==> flow/design.v <==
module clock_divider (clock, divided_clocks);
	input clock;
	output [31:0] divided_clocks;
	reg [31:0] divided_clocks;
	initial
	divided_clocks = 0;
	always @(posedge clock)
		divided_clocks = divided_clocks + 1;
endmodule
# From RTL to reports: clock_divider
# Tool output for the design above, in the order of the flow.
# Lines are those of the file above, counted from 1.
# Not given: --
[design]
top = "clock_divider"
clock = "clock"
library = "sky130hd"
lib_corner = "tt_025C_1v80"

# After elaboration
# Counts by Yosys on the flattened word-level netlist (proc, flatten, opt, wreduce; memories kept). Register bits leave out memories and registers merged into their read ports (data or address); mux counts leave out enables and synchronous resets folded into registers. Print and check cells are left out. Cells with the same type and inputs are merged into one.
[op_classes]
addsub = 1
[op_table]
columns = ["operator", "count"]
rows = [
  ["adder 32 x 1 -> 32 bit (second input constant)", 1],
]
[word_totals]
register_bits = 32
inputBits = 1
out_inout_bits = 32
wordCells = 2

# Longest topological paths
# Longest topological path by Yosys (ltp), each cell counted once; first at word level (registers and memories cut), then after technology mapping (sequential cells cut; the memories' decode and read muxes count).
[logic_depth]
word_depth = 1
abc_area = 0
ltp_mapped = 6

# After synthesis
# Yosys stat after the flow's synthesis: flattened, memories mapped to cells. It holds for the ABC_AREA given above (unset counts as 0); a run with the other value may have another netlist.
# The area totals of this step are shown rounded.
[synth_totals]
cells = 127
mapped_area_um2 = 1320
seq_area_um2 = 641
ffs = 32
buffers = 4
[by_type]
columns = ["type", "count"]
rows = [
  ["sky130_fd_sc_hd__dfxtp_1", 32],
  ["sky130_fd_sc_hd__xor2_1", 20],
  ["sky130_fd_sc_hd__xnor2_1", 10],
  ["sky130_fd_sc_hd__nor4_2", 5],
  ["sky130_fd_sc_hd__nand3_1", 10],
  ["sky130_fd_sc_hd__and4_1", 4],
  ["sky130_fd_sc_hd__nand2_1", 9],
  ["sky130_fd_sc_hd__nor4_1", 4],
  ["sky130_fd_sc_hd__nor2_1", 6],
  ["sky130_fd_sc_hd__nor4_4", 1],
  ["sky130_fd_sc_hd__nand3_2", 2],
  ["sky130_fd_sc_hd__nor3_1", 4],
  ["sky130_fd_sc_hd__inv_1", 5],
  ["sky130_fd_sc_hd__nand4_1", 3],
  ["sky130_fd_sc_hd__and3_1", 2],
  ["sky130_fd_sc_hd__ha_1", 1],
  ["sky130_fd_sc_hd__buf_6", 1],
  ["sky130_fd_sc_hd__or3_4", 1],
]
# Not listed: further types 6, cells in them 7.

# Worst setup path after synthesis
# Path of least setup slack by OpenSTA after synthesis, without wires, with an ideal clock, recovery checks aside; 20% of the period is set as input and as output delay. Where synthesis merged equal registers, the netlist keeps one of their names.
[synth_timing]
path_kind = "register -> register"
startpoint = "register divided_clocks[0]"
endpoint = "register divided_clocks[24]"
tclk_ps = 1750
t_first_pin_ps = 0
arrival_time_ps = 1534
required_time_ps = 1616
setup_slack_ps = 82
delay_ps = 1668
driving_pins = 7
n_path_buf = 1
synth_period_reached_ps = 1668
# "delay_ps" is the arrival time less input delay plus setup time.
# "driving_pins": output pins that drive a net of the path, with the launching flip-flop's if there is one; two outputs of one cell count as two.
# "synth_period_reached_ps" is the clock period less the worst setup slack; recovery checks do not enter. This is arithmetic on one report: input and output delays are still those of the set period (20% each).
# The rows between start and end are the longest chain of elaborated cells between them; the timing report does not say that the signal goes this way. Where chains are equally long, one stands for them.
# Each line given opens the expression or statement behind the cell; cells for indexed reads and writes are added by Yosys, which also makes memories of some case tables.
[synth_between]
path_cell_list = "sky130_fd_sc_hd__dfxtp_1 sky130_fd_sc_hd__ha_1 sky130_fd_sc_hd__nand3_1 sky130_fd_sc_hd__or3_1 sky130_fd_sc_hd__buf_2 sky130_fd_sc_hd__nor4_1 sky130_fd_sc_hd__xor2_1"
elab_chain_len = 1
cone_cells = 1
lines_between = 1
classes_between = "1 x add/sub"
[synth_lines]
columns = ["item", "line_no", "rtl"]
rows = [
  ["from (decl)", 3, "output [31:0] divided_clocks;"],
  ["from (assign)", 8, "divided_clocks = divided_clocks + 1;"],
  ["adder 32 x 1 -> 32 bit", 8, ""],
  ["to (assign)", 8, ""],
  ["to (decl)", 3, ""],
]

# Timing after layout
# Path of least setup slack in the final report of run 2 (OpenROAD, finished layout, wires in). Where an end is a register, its clock arrival counts in the times.
# The path's times are printed in steps of 10 ps; the period is the one set.
[layout_timing]
path_kind = "register -> register"
startpoint = "register divided_clocks[0]"
endpoint = "register divided_clocks[28]"
tclk_ps = 2240
t_first_pin_ps = 320
arrival_time_ps = 2080
required_time_ps = 2490
setup_slack_ps = 410
driving_pins = 6
n_path_buf = 0
# The rows between start and end are the longest chain of elaborated cells between them; the timing report does not say that the signal goes this way. Where chains are equally long, one stands for them.
[layout_between]
path_cell_list = "sky130_fd_sc_hd__dfxtp_1 sky130_fd_sc_hd__ha_1 sky130_fd_sc_hd__nand3_1 sky130_fd_sc_hd__or3_1 sky130_fd_sc_hd__nor4_1 sky130_fd_sc_hd__xor2_1"
elab_chain_len = 1
cone_cells = 1
lines_between = 1
classes_between = "1 x add/sub"
[layout_lines]
columns = ["item", "line_no", "rtl"]
rows = [
  ["from (decl)", 3, "output [31:0] divided_clocks;"],
  ["from (assign)", 8, "divided_clocks = divided_clocks + 1;"],
  ["adder 32 x 1 -> 32 bit", 8, ""],
  ["to (assign)", 8, ""],
  ["to (decl)", 3, ""],
]

# Top module clock_divider; platform sky130hd; tools Yosys and OpenROAD; 2 stored runs in no particular order. Input and output delays are each 20% of the period that was set; the output load is 0.01 pF.
# "clock_period_reached_ps" is the run's clock period less its worst setup slack. It is reckoned from that one timing run; input and output delays stay at 20% of the period that was set.
# "worstPathTime_ps" means the part of the period allowed to the worst setup path (the constraints hold back 20% at inputs and 20% at outputs) less its slack; where the path has registers, the arrival times of their clocks count too.
# "totalPower_mw": no workload was simulated; the value follows from the tool's default switching activity.
# "worstPathTime_ps" is given in steps of 10 ps.
# Measured values are rounded.

[[run]]
name = "run 1"
[run.settings]
period_ns = 1.43
CORE_UTILIZATION = 54
PLACE_DENSITY_LB_ADDON = 0.13
HOLD_SLACK_MARGIN = 0.21
CORE_ASPECT_RATIO = 0.77
CORE_MARGIN = 2
CTS_CLUSTER_DIAMETER = 95
MIN_ROUTING_LAYER = "met1"
MAX_ROUTING_LAYER = "met5"
CAP_MARGIN = 20
SLEW_MARGIN = 20
[run.results]
outcome = "no results, routing failed with DPL-0033"

[[run]]
name = "run 2"
[run.settings]
period_ns = 2.24
CORE_UTILIZATION = 43
SETUP_SLACK_MARGIN = -0.13
PLACE_DENSITY = 0.44
TNS_END_PERCENT = 35
CAP_MARGIN = 0
MAX_ROUTING_LAYER = "met4"
CORE_MARGIN = 2
SLEW_MARGIN = 20
[run.results]
clock_period_reached_ps = 1833
totalPower_mw = 0.908
synthArea_um2 = 1320
ws_hold_ps = 454
setup_worst_slack_ps = 407
design.die.area_um2 = 3530
final_cell_area_um2 = 1710
util_pct = 57.6
worstPathTime_ps = 1830
path_kind = "register -> register"
timing.setup.tns_ps = 0
